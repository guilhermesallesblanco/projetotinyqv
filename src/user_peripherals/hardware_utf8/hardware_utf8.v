==> flow/design.v <==
`default_nettype none
module tqvp_rebeccargb_hardware_utf8 (
    input         clk,           
    input         rst_n,         
    input  [7:0]  ui_in,         
    output [7:0]  uo_out,        
    input  [3:0]  address,       
    input         data_write,    
    input  [7:0]  data_in,       
    output [7:0]  data_out       
);
    wire [7:0] din = data_in;
    reg [7:0] dout;  
    reg chk_range;   
    reg cbe;         
    reg retry;       
    reg empty;       
    reg [31:0] rc;   
    reg [2:0] rcip;  
    reg [2:0] rcop;  
    reg [2:0] rbop;  
    reg [2:0] ruop;  
    wire [2:0] rbip = (
        empty ? 0 :
        (rc < 32'h00000080 || rc >= 32'hFFFFFF80) ? 1 :
        (rc < 32'h00000800 || rc >= 32'hFFFFF000) ? 2 :
        (rc < 32'h00010000 || rc >= 32'hFFFE0000) ? 3 :
        (rc < 32'h00200000 || rc >= 32'hFFC00000) ? 4 :
        (rc < 32'h04000000 || rc >= 32'hF8000000) ? 5 :
        (rc < 32'h80000000 || rc >= 32'hF0000000) ? 6 :
        0
    );
    wire [2:0] ruip = (
        empty ? 0 :
        (rc < 32'h00010000) ? 2 :
        (rc < 32'h00110000) ? 4 :
        (rc < 32'hDDD80000) ? 0 :
        (rc < 32'hDDDC0000) ? 3 :
        (rc < 32'hDDDDDD00) ? 0 :
        (rc < 32'hDDDDDE00) ? 1 :
        0
    );
    wire bout_eof = (rbop >= rbip);
    wire uout_eof = (ruop >= ruip);
    wire [3:0] status = (
        empty ? 0 :
        (rc < 32'h00110000) ? 4'b1000 :  
        (rc < 32'h80000000) ? 4'b1001 :  
        (rc < 32'hDDD80000) ? 4'b1100 :  
        (rc < 32'hDDDC0000) ? 4'b0000 :  
        (rc < 32'hDDDDDD00) ? 4'b1100 :  
        (rc < 32'hDDDDDE00) ? 4'b0000 :  
        (rc < 32'hF0000000) ? 4'b1100 :  
        (rc < 32'hF4000000) ? 4'b1010 :  
        (rc < 32'hF8000000) ? 4'b1100 :  
        (rc < 32'hF8200000) ? 4'b1010 :  
        (rc < 32'hFC000000) ? 4'b1100 :  
        (rc < 32'hFE000000) ? 4'b0000 :  
        (rc < 32'hFFC00000) ? 4'b1100 :  
        (rc < 32'hFFC10000) ? 4'b1010 :  
        (rc < 32'hFFE00000) ? 4'b1100 :  
        (rc < 32'hFFF80000) ? 4'b0000 :  
        (rc < 32'hFFFE0000) ? 4'b1100 :  
        (rc < 32'hFFFE0800) ? 4'b1010 :  
        (rc < 32'hFFFF0000) ? 4'b1100 :  
        (rc < 32'hFFFFE000) ? 4'b0000 :  
        (rc < 32'hFFFFF000) ? 4'b1100 :  
        (rc < 32'hFFFFF080) ? 4'b1010 :  
        (rc < 32'hFFFFF800) ? 4'b1100 :  
        (rc < 32'hFFFFFF80) ? 4'b0000 :  
        (rc < 32'hFFFFFFC0) ? 4'b1100 :  
        (rc < 32'hFFFFFFFE) ? 4'b0000 :  
        4'b1100  
    );
    wire ready = status[3];
    wire invalid = status[2];
    wire overlong = status[1];
    wire nonuni = status[0];
    wire error = (retry | invalid | overlong | (nonuni & chk_range));
    wire [5:0] props = (
        (empty || rc[31]) ? 0 :
        (rc < 32'h00000020) ? 6'b010000 :  
        (rc < 32'h0000007F) ? 6'b100000 :  
        (rc < 32'h000000A0) ? 6'b010000 :  
        (rc < 32'h0000D800) ? 6'b100000 :  
        (rc < 32'h0000DB80) ? 6'b001100 :  
        (rc < 32'h0000DC00) ? 6'b001110 :  
        (rc < 32'h0000E000) ? 6'b001000 :  
        (rc < 32'h0000F900) ? 6'b000010 :  
        (rc < 32'h0000FDD0) ? 6'b100000 :  
        (rc < 32'h0000FDF0) ? 6'b000001 :  
        (rc < 32'h0000FFFE) ? 6'b100000 :  
        (rc < 32'h00010000) ? 6'b000001 :  
        (chk_range && rc >= 32'h00110000) ? 0 :
        (rc[15:0] >= 16'hFFFE) ? 6'b000101 :  
        (rc < 32'h000F0000) ? 6'b100100 :  
        6'b000110  
    );
    wire normal = props[5];
    wire control = props[4];
    wire surrogate = props[3];
    wire highchar = props[2];
    wire private = props[1];
    wire nonchar = props[0];
    task reset_all; begin
        empty <= 1;
        rc <= 0;
        rcip <= 0;
        rcop <= 0;
        rbop <= 0;
        ruop <= 0;
        dout <= 0;
        retry <= 0;
    end endtask
    task reset_read; begin
        rcop <= 0;
        rbop <= 0;
        ruop <= 0;
        dout <= 0;
    end endtask
    task write_utf32; begin
        if (rcip == 0) begin
            empty <= 0;
            rc <= {24'b0, din};
            rcip <= 1;
        end else if (rcip >= 4) begin
            retry <= 1;
        end else begin
            case (rcip)
                1: rc <= {16'b0, (cbe ? {rc[7:0], din} : {din, rc[7:0]})};
                2: rc <= {8'b0, (cbe ? {rc[15:0], din} : {din, rc[15:0]})};
                3: rc <= (cbe ? {rc[23:0], din} : {din, rc[23:0]});
            endcase
            rcip <= rcip + 1;
        end
    end endtask
    task read_utf32; begin
        if (rcop >= 4) begin
            dout <= 0;
        end else begin
            case (rcop)
                0: dout <= cbe ? rc[31:24] : rc[7:0];
                1: dout <= cbe ? rc[23:16] : rc[15:8];
                2: dout <= cbe ? rc[15:8] : rc[23:16];
                3: dout <= cbe ? rc[7:0] : rc[31:24];
            endcase
            rcop <= rcop + 1;
        end
    end endtask
    task write_utf8; begin
        if (rbip == 0) begin
            empty <= 0;
            rc <= {{24{din[7]}}, din};
        end else if (ready || (din[7:6] != 2'b10)) begin
            retry <= 1;
        end else begin
            case (rbip)
                1: rc <= &{rc[31:6], ~rc[5], |rc[4:1]} ? {21'b0, rc[4:0], din[5:0]} : {rc[25:0], din[5:0]};
                2: rc <= &{rc[31:11], ~rc[10], |rc[9:5]} ? {16'b0, rc[9:0], din[5:0]} : {rc[25:0], din[5:0]};
                3: rc <= &{rc[31:16], ~rc[15], |rc[14:10]} ? {11'b0, rc[14:0], din[5:0]} : {rc[25:0], din[5:0]};
                4: rc <= &{rc[31:21], ~rc[20], |rc[19:15]} ? {6'b0, rc[19:0], din[5:0]} : {rc[25:0], din[5:0]};
                5: rc <= &{rc[31:26], ~rc[25], |rc[24:20]} ? {1'b0, rc[24:0], din[5:0]} : {4'hF, rc[21:0], din[5:0]};
            endcase
        end
    end endtask
    task read_utf8; begin
        if (rbop >= rbip) begin
            dout <= 0;
        end else if (rbop == 0) begin
            case (rbip)
                1: dout <= rc[7:0];
                2: dout <= {2'b11, rc[11:6]};
                3: dout <= {3'b111, rc[16:12]};
                4: dout <= {4'b1111, rc[21:18]};
                5: dout <= {5'b11111, rc[26:24]};
                6: dout <= {7'b1111110, (rc[31] ? 1'b0 : rc[30])};
            endcase
            rbop <= 1;
        end else begin
            case (rbip - rbop)
                1: dout <= {2'b10, rc[5:0]};
                2: dout <= {2'b10, rc[11:6]};
                3: dout <= {2'b10, rc[17:12]};
                4: dout <= {2'b10, rc[23:18]};
                5: dout <= {2'b10, (rc[31] ? 2'b0 : rc[29:28]), rc[27:24]};
            endcase
            rbop <= rbop + 1;
        end
    end endtask
    wire [15:0] lsin = (cbe ? {rc[7:0], din} : {din, rc[7:0]});
    task write_utf16; begin
        if (ruip == 0) begin
            empty <= 0;
            rc <= {24'hDDDDDD, din};
        end else if (ruip >= 4) begin
            retry <= 1;
        end else begin
            case (ruip)
                1: rc <= {16'b0, lsin};
                2: if (rc >= 32'hD800 && rc < 32'hDC00) begin
                    rc <= {8'hDD, rc[15:0], din};
                end else begin
                    retry <= 1;
                end
                3: if (lsin[15:10] == 6'b110111) begin
                    rc <= {11'b0, {1'b0, rc[17:14]} + 5'b1, rc[13:8], lsin[9:0]};
                end else begin
                    rc <= {16'b0, rc[23:8]};
                    retry <= 1;
                end
            endcase
        end
    end endtask
    wire [15:0] hs = {6'b110110, (rc[19:16]-4'b1), rc[15:10]};  
    wire [15:0] ls = {6'b110111, rc[9:0]};  
    task read_utf16; begin
        if (ruop >= ruip) begin
            dout <= 0;
        end else begin
            case (ruip)
                1: dout <= rc[7:0];
                2: case (ruop)
                    0: dout <= cbe ? rc[15:8] : rc[7:0];
                    1: dout <= cbe ? rc[7:0] : rc[15:8];
                endcase
                3: case (ruop)
                    0: dout <= cbe ? rc[23:16] : rc[15:8];
                    1: dout <= cbe ? rc[15:8] : rc[23:16];
                    2: dout <= rc[7:0];
                endcase
                4: case (ruop)
                    0: dout <= cbe ? hs[15:8] : hs[7:0];
                    1: dout <= cbe ? hs[7:0] : hs[15:8];
                    2: dout <= cbe ? ls[15:8] : ls[7:0];
                    3: dout <= cbe ? ls[7:0] : ls[15:8];
                endcase
            endcase
            ruop <= ruop + 1;
        end
    end endtask
    always @(posedge clk) begin
        if (!rst_n) begin
            cbe <= 1; chk_range <= 1; reset_all;
        end else if (data_write) begin
            if (address[3]) begin
                retry <= 0; empty <= 0; rcip <= 4;
                case (address[1:0])
                    0: if (cbe) rc[31:24] <= din; else rc[7:0] <= din;
                    1: if (cbe) rc[23:16] <= din; else rc[15:8] <= din;
                    2: if (cbe) rc[15:8] <= din; else rc[23:16] <= din;
                    3: if (cbe) rc[7:0] <= din; else rc[31:24] <= din;
                endcase
            end else begin
                case (address[2:0])
                    0: begin cbe <= din[3]; chk_range <= din[2]; reset_all; end
                    1: write_utf32;
                    2: write_utf16;
                    3: write_utf8;
                    4: begin cbe <= din[3]; chk_range <= din[2]; reset_read; end
                    5: read_utf32;
                    6: read_utf16;
                    7: read_utf8;
                endcase
            end
        end
    end
    assign uo_out = 0;
    wire [7:0] rcread = (
        address[1] ? (address[0] ? (cbe ? rc[ 7:0 ] : rc[31:24])
                                 : (cbe ? rc[15:8 ] : rc[23:16]))
                   : (address[0] ? (cbe ? rc[23:16] : rc[15:8 ])
                                 : (cbe ? rc[31:24] : rc[ 7:0 ]))
    );
    wire [7:0] rvread = (
        address[1] ? (address[0] ? ({(bout_eof &~ empty), 4'h0, rbip})
                                 : ({(uout_eof &~ empty), 4'h0, ruip}))
                   : (address[0] ? ({2'b00, nonchar, private, highchar, surrogate, control, normal})
                                 : ({2'b00, error, nonuni, overlong, invalid, retry, ready}))
    );
    assign data_out = (address[3] ? rcread : address[2] ? dout : rvread);
    wire _unused = &{ui_in, 1'b0};
endmodule
# Reports on tqvp_rebeccargb_hardware_utf8

What the tools print for tqvp_rebeccargb_hardware_utf8, step after step.
Lines are those of the file above, counted from 1.
Operators: Yosys type, input widths -> output width; for muxes data width and select width s.
Library cell names are shortened.
Not given: n/a

Top module: tqvp_rebeccargb_hardware_utf8
Clock input: clk
Standard-cell library: sky130hd
Timing corner: tt_025C_1v80

# Word level

Counts by Yosys on the flattened word-level netlist (proc, flatten, opt, wreduce; memories kept). Register bits leave out memories and registers merged into their read ports (data or address). Print and check cells are left out. Cells with the same type and inputs are merged into one.

Flip-flop bits (word level): 56
Input bits: 23
Output and inout port bits: 16
Cells after elaboration: 398

Add/sub/neg operators: 7
Order comparisons: 57
Equal/unequal tests: 78
Multiplexer cells: 181
Bitwise operators: 13
Reduce/logical cells: 49

Operators with widths:

| operator             | number |
| $lt 32x32->1 const B | 25 |
| $mux 8               | 57 |
| $lt 32x16->1 const B | 8 |
| $pmux 8 s4           | 8 |
| $pmux 8 s5           | 5 |
| $ge 32x32->1 const B | 6 |
| $mux 32              | 6 |
| $pmux 8 s3           | 7 |
| $pmux 8 s2           | 7 |
| $mux 4               | 27 |
| $mux 6               | 17 |
| $eq 32x2->1 const B  | 2 |
| $eq 32x3->1 const B  | 2 |
| $lt 32x8->1 const B  | 2 |
| $mux 3               | 17 |
| $ne 3x3->1 const B   | 16 |
| $pmux 8 s6           | 1 |
| $ne 5x5->1 const B   | 8 |
| $eq 3x2->1 const B   | 12 |
| $eq 32x1->1 const B  | 1 |
| $lt 32x12->1 const B | 1 |
| $ge 32x16->1 const B | 1 |
| $lt 32x17->1 const B | 1 |
| $lt 32x20->1 const B | 1 |
| $ge 32x21->1 const B | 1 |
| $lt 32x21->1 const B | 1 |
| $lt 32x22->1 const B | 1 |
| $lt 32x27->1 const B | 1 |

Not listed: further kinds 58, cells in them 143.

# Depth

Yosys ltp: most cells in a row. Word level: on the elaborated netlist, between registers, memories and ports. Mapped: between sequential cells and ports; inverters and the memories' decode and read muxes count.

Depth in word-level cells: 35
ABC_AREA: 0
Depth in mapped cells: 22
Gate-level depth less buffers: 19

# Mapped cells and area

The flow's flattened synthesis, as Yosys stat reports it; memories are mapped. The netlist is that of the ABC_AREA named above (0 if unset); the other value can give another one.
The area totals of this step are shown rounded.

Cells by type:

| type     | number | area in all (um^2) |
| dfxtp_1  | 56     | 1.12E+03 |
| a21oi_1  | 107    | 535.514 |
| o21ai_0  | 89     | 445.427 |
| nand2_1  | 116    | 435.418 |
| nor2_1   | 110    | 412.896 |
| mux2i_1  | 39     | 390.374 |
| ha_1     | 29     | 362.848 |
| clkbuf_1 | 89     | 334.07 |
| a22oi_1  | 32     | 240.23 |
| a221oi_1 | 27     | 236.477 |
| nand3_1  | 41     | 205.197 |
| a211oi_1 | 25     | 187.68 |
| a222oi_1 | 17     | 170.163 |
| nor3_1   | 33     | 165.158 |
| nand4_1  | 26     | 162.656 |
| mux2_2   | 13     | 146.39 |
| mux4_2   | 6      | 135.13 |
| nor2b_1  | 21     | 131.376 |

Not listed: further types 87, cells in them 391.

Mapped cells: 1,267
Mapped area: 8,800 um^2
Sequential area: 1,100 um^2
Mapped flip-flops: 56
Buffer cells: 132

# Timing after synthesis

Path of least setup slack by OpenSTA after synthesis, without wires, with an ideal clock, recovery checks aside; 20% of the period is set as input and as output delay. Where synthesis merged equal registers, the netlist keeps one of their names.

Path kind: register -> output
Start point: register rc[17]
End point: output data_out[7]
Clock period: 6.47 ns
External output delay: 1.294 ns
Launch time at the first pin: 0.000 ns
Arrival time: 3.639 ns
Data required time: 5.176 ns
Setup slack: 1.537 ns
Path delay: 3.639 ns
Driving pins on the path: 19
Buffers on the path: 2
Synthesis period reached: 4.933 ns

"path delay" = arrival - input delay + setup time.
A path that ends at an output port has no setup time.
"driving pins on the path": output pins that drive a net of the path, with the launching flip-flop's if there is one; two outputs of one cell count as two.
"synthesis period reached" is the clock period less the worst setup slack; recovery checks do not enter. This is arithmetic on one report: input and output delays are still those of the set period (20% each).
The rows between start and end are the longest chain of elaborated cells between them; the timing report does not say that the signal goes this way. Where chains are equally long, one stands for them.
Each line given opens the expression or statement behind the cell; cells for indexed reads and writes are added by Yosys, which also makes memories of some case tables.

Path through: dfxtp_1 -> clkbuf_1 -> inv_1 -> ha_1 -> or4b_1 -> clkbuf_1 -> nor4_2 -> a32oi_1 -> nand2_1 -> o21ai_0 -> ha_1 -> inv_1 -> fa_1 -> fa_1 -> nand2_1 -> nand2_1 -> o21ai_0 -> a221oi_1 -> a21oi_1
Cells in the longest elaborated chain: 15
Elaborated cells between the ends (all ways): 45
Classes of those cells: compare (19); mux (18); logic (2); reduce/logical (6)

RTL lines, path post-synthesis:

| element             | RTL line | source |
| start: declaration  | 18       | `reg [31:0] rc;` |
| start: assignment   | 249      | `1: if (cbe) rc[23:16] <= din; else rc[15:8] <= din;` |
| start: assignment   | 250      | `2: if (cbe) rc[15:8] <= din; else rc[23:16] <= din;` |
| $lt 32x32->1        | 30       | `(rc < 32'h80000000 \|\| rc >= 32'hF0000000) ? 6 :` |
| $logic_or 1x1->1    | 30       |  |
| $mux 3              | 30       |  |
| $mux 3              | 29       | `(rc < 32'h04000000 \|\| rc >= 32'hF8000000) ? 5 :` |
| $mux 3              | 28       | `(rc < 32'h00200000 \|\| rc >= 32'hFFC00000) ? 4 :` |
| $mux 3              | 27       | `(rc < 32'h00010000 \|\| rc >= 32'hFFFE0000) ? 3 :` |
| $mux 3              | 26       | `(rc < 32'h00000800 \|\| rc >= 32'hFFFFF000) ? 2 :` |
| $mux 3              | 25       | `(rc < 32'h00000080 \|\| rc >= 32'hFFFFFF80) ? 1 :` |
| $mux 3              | 24       | `empty ? 0 :` |
| $ge 3x3->1          | 43       | `wire bout_eof = (rbop >= rbip);` |
| $and 1x1->1         | 275      | `address[1] ? (address[0] ? ({(bout_eof &~ empty), 4'h0, rbip})` |
| $mux 8 (2 in a row) | 275      |  |
| $mux 8 (2 in a row) | 280      | `assign data_out = (address[3] ? rcread : address[2] ? dout : rvread);` |
| end: declaration    | 10       | `output [7:0]  data_out` |

Wiki page: tqvp_rebeccargb_hardware_utf8 / flow data

Settings of 2 stored flow runs for module tqvp_rebeccargb_hardware_utf8 (sky130hd), not sorted in any way. The constraints put input and output delay at 20% of the set period each and load the outputs with 0.01 pF.

## Record 1

==> flow/run.sh <==
#!/bin/bash
# the make line also repeats the synthesis and layout settings of config.mk as NAME=value (left out here)
make -C /OpenROAD-flow-scripts/flow DESIGN_CONFIG=/design/flow/config.mk WORK_HOME=/design/flow/orfs CLKGATE_MAP_FILE= finish
==> flow/config.mk <==
export PLATFORM = sky130hd
export DESIGN_NAME = tqvp_rebeccargb_hardware_utf8
export DESIGN_NICKNAME = tqvp_rebeccargb_hardware_utf8
export VERILOG_FILES = /design/flow/design.v
export SDC_FILE = /design/flow/constraint.sdc
export NUM_CORES = 4
export LEC_CHECK = 0
export CAP_MARGIN = 20
export CELL_PAD_IN_SITES_GLOBAL_PLACEMENT = 3
export CORE_MARGIN = 8
export CORE_UTILIZATION = 68
export CTS_CLUSTER_SIZE = 30
export GPL_ROUTABILITY_DRIVEN = 1
export GPL_TIMING_DRIVEN = 1
export MIN_ROUTING_LAYER = met2
export PLACE_DENSITY_LB_ADDON = 0.06
export SLEW_MARGIN = 20
export TNS_END_PERCENT = 85
==> flow/constraint.sdc <==
create_clock -name core_clock -period 7.35 [get_ports {clk}]
set_input_delay 1.4700 -clock core_clock [delete_from_list [all_inputs] [get_ports {clk}]]
set_output_delay 1.4700 -clock core_clock [all_outputs]
set_load 0.01 [all_outputs]

Record 1: no final report: placement broke off with FLW-0024

## Record 2

==> flow/run.sh <==
#!/bin/bash
# the make line also repeats the synthesis and layout settings of config.mk as NAME=value (left out here)
make -C /OpenROAD-flow-scripts/flow DESIGN_CONFIG=/design/flow/config.mk WORK_HOME=/design/flow/orfs CLKGATE_MAP_FILE= finish
==> flow/config.mk <==
export PLATFORM = sky130hd
export DESIGN_NAME = tqvp_rebeccargb_hardware_utf8
export DESIGN_NICKNAME = tqvp_rebeccargb_hardware_utf8
export VERILOG_FILES = /design/flow/design.v
export SDC_FILE = /design/flow/constraint.sdc
export NUM_CORES = 4
export LEC_CHECK = 0
export ABC_AREA = 1
export CAP_MARGIN = 20
export CORE_MARGIN = 3
export CORE_UTILIZATION = 54
export MIN_ROUTING_LAYER = met2
export PLACE_DENSITY_LB_ADDON = 0.07
export SLEW_MARGIN = 20
export TNS_END_PERCENT = 70
==> flow/constraint.sdc <==
create_clock -name core_clock -period 3.82 [get_ports {clk}]
set_input_delay 0.7640 -clock core_clock [delete_from_list [all_inputs] [get_ports {clk}]]
set_output_delay 0.7640 -clock core_clock [all_outputs]
set_load 0.01 [all_outputs]

Record 2: no final report: routing broke off with GRT-0116
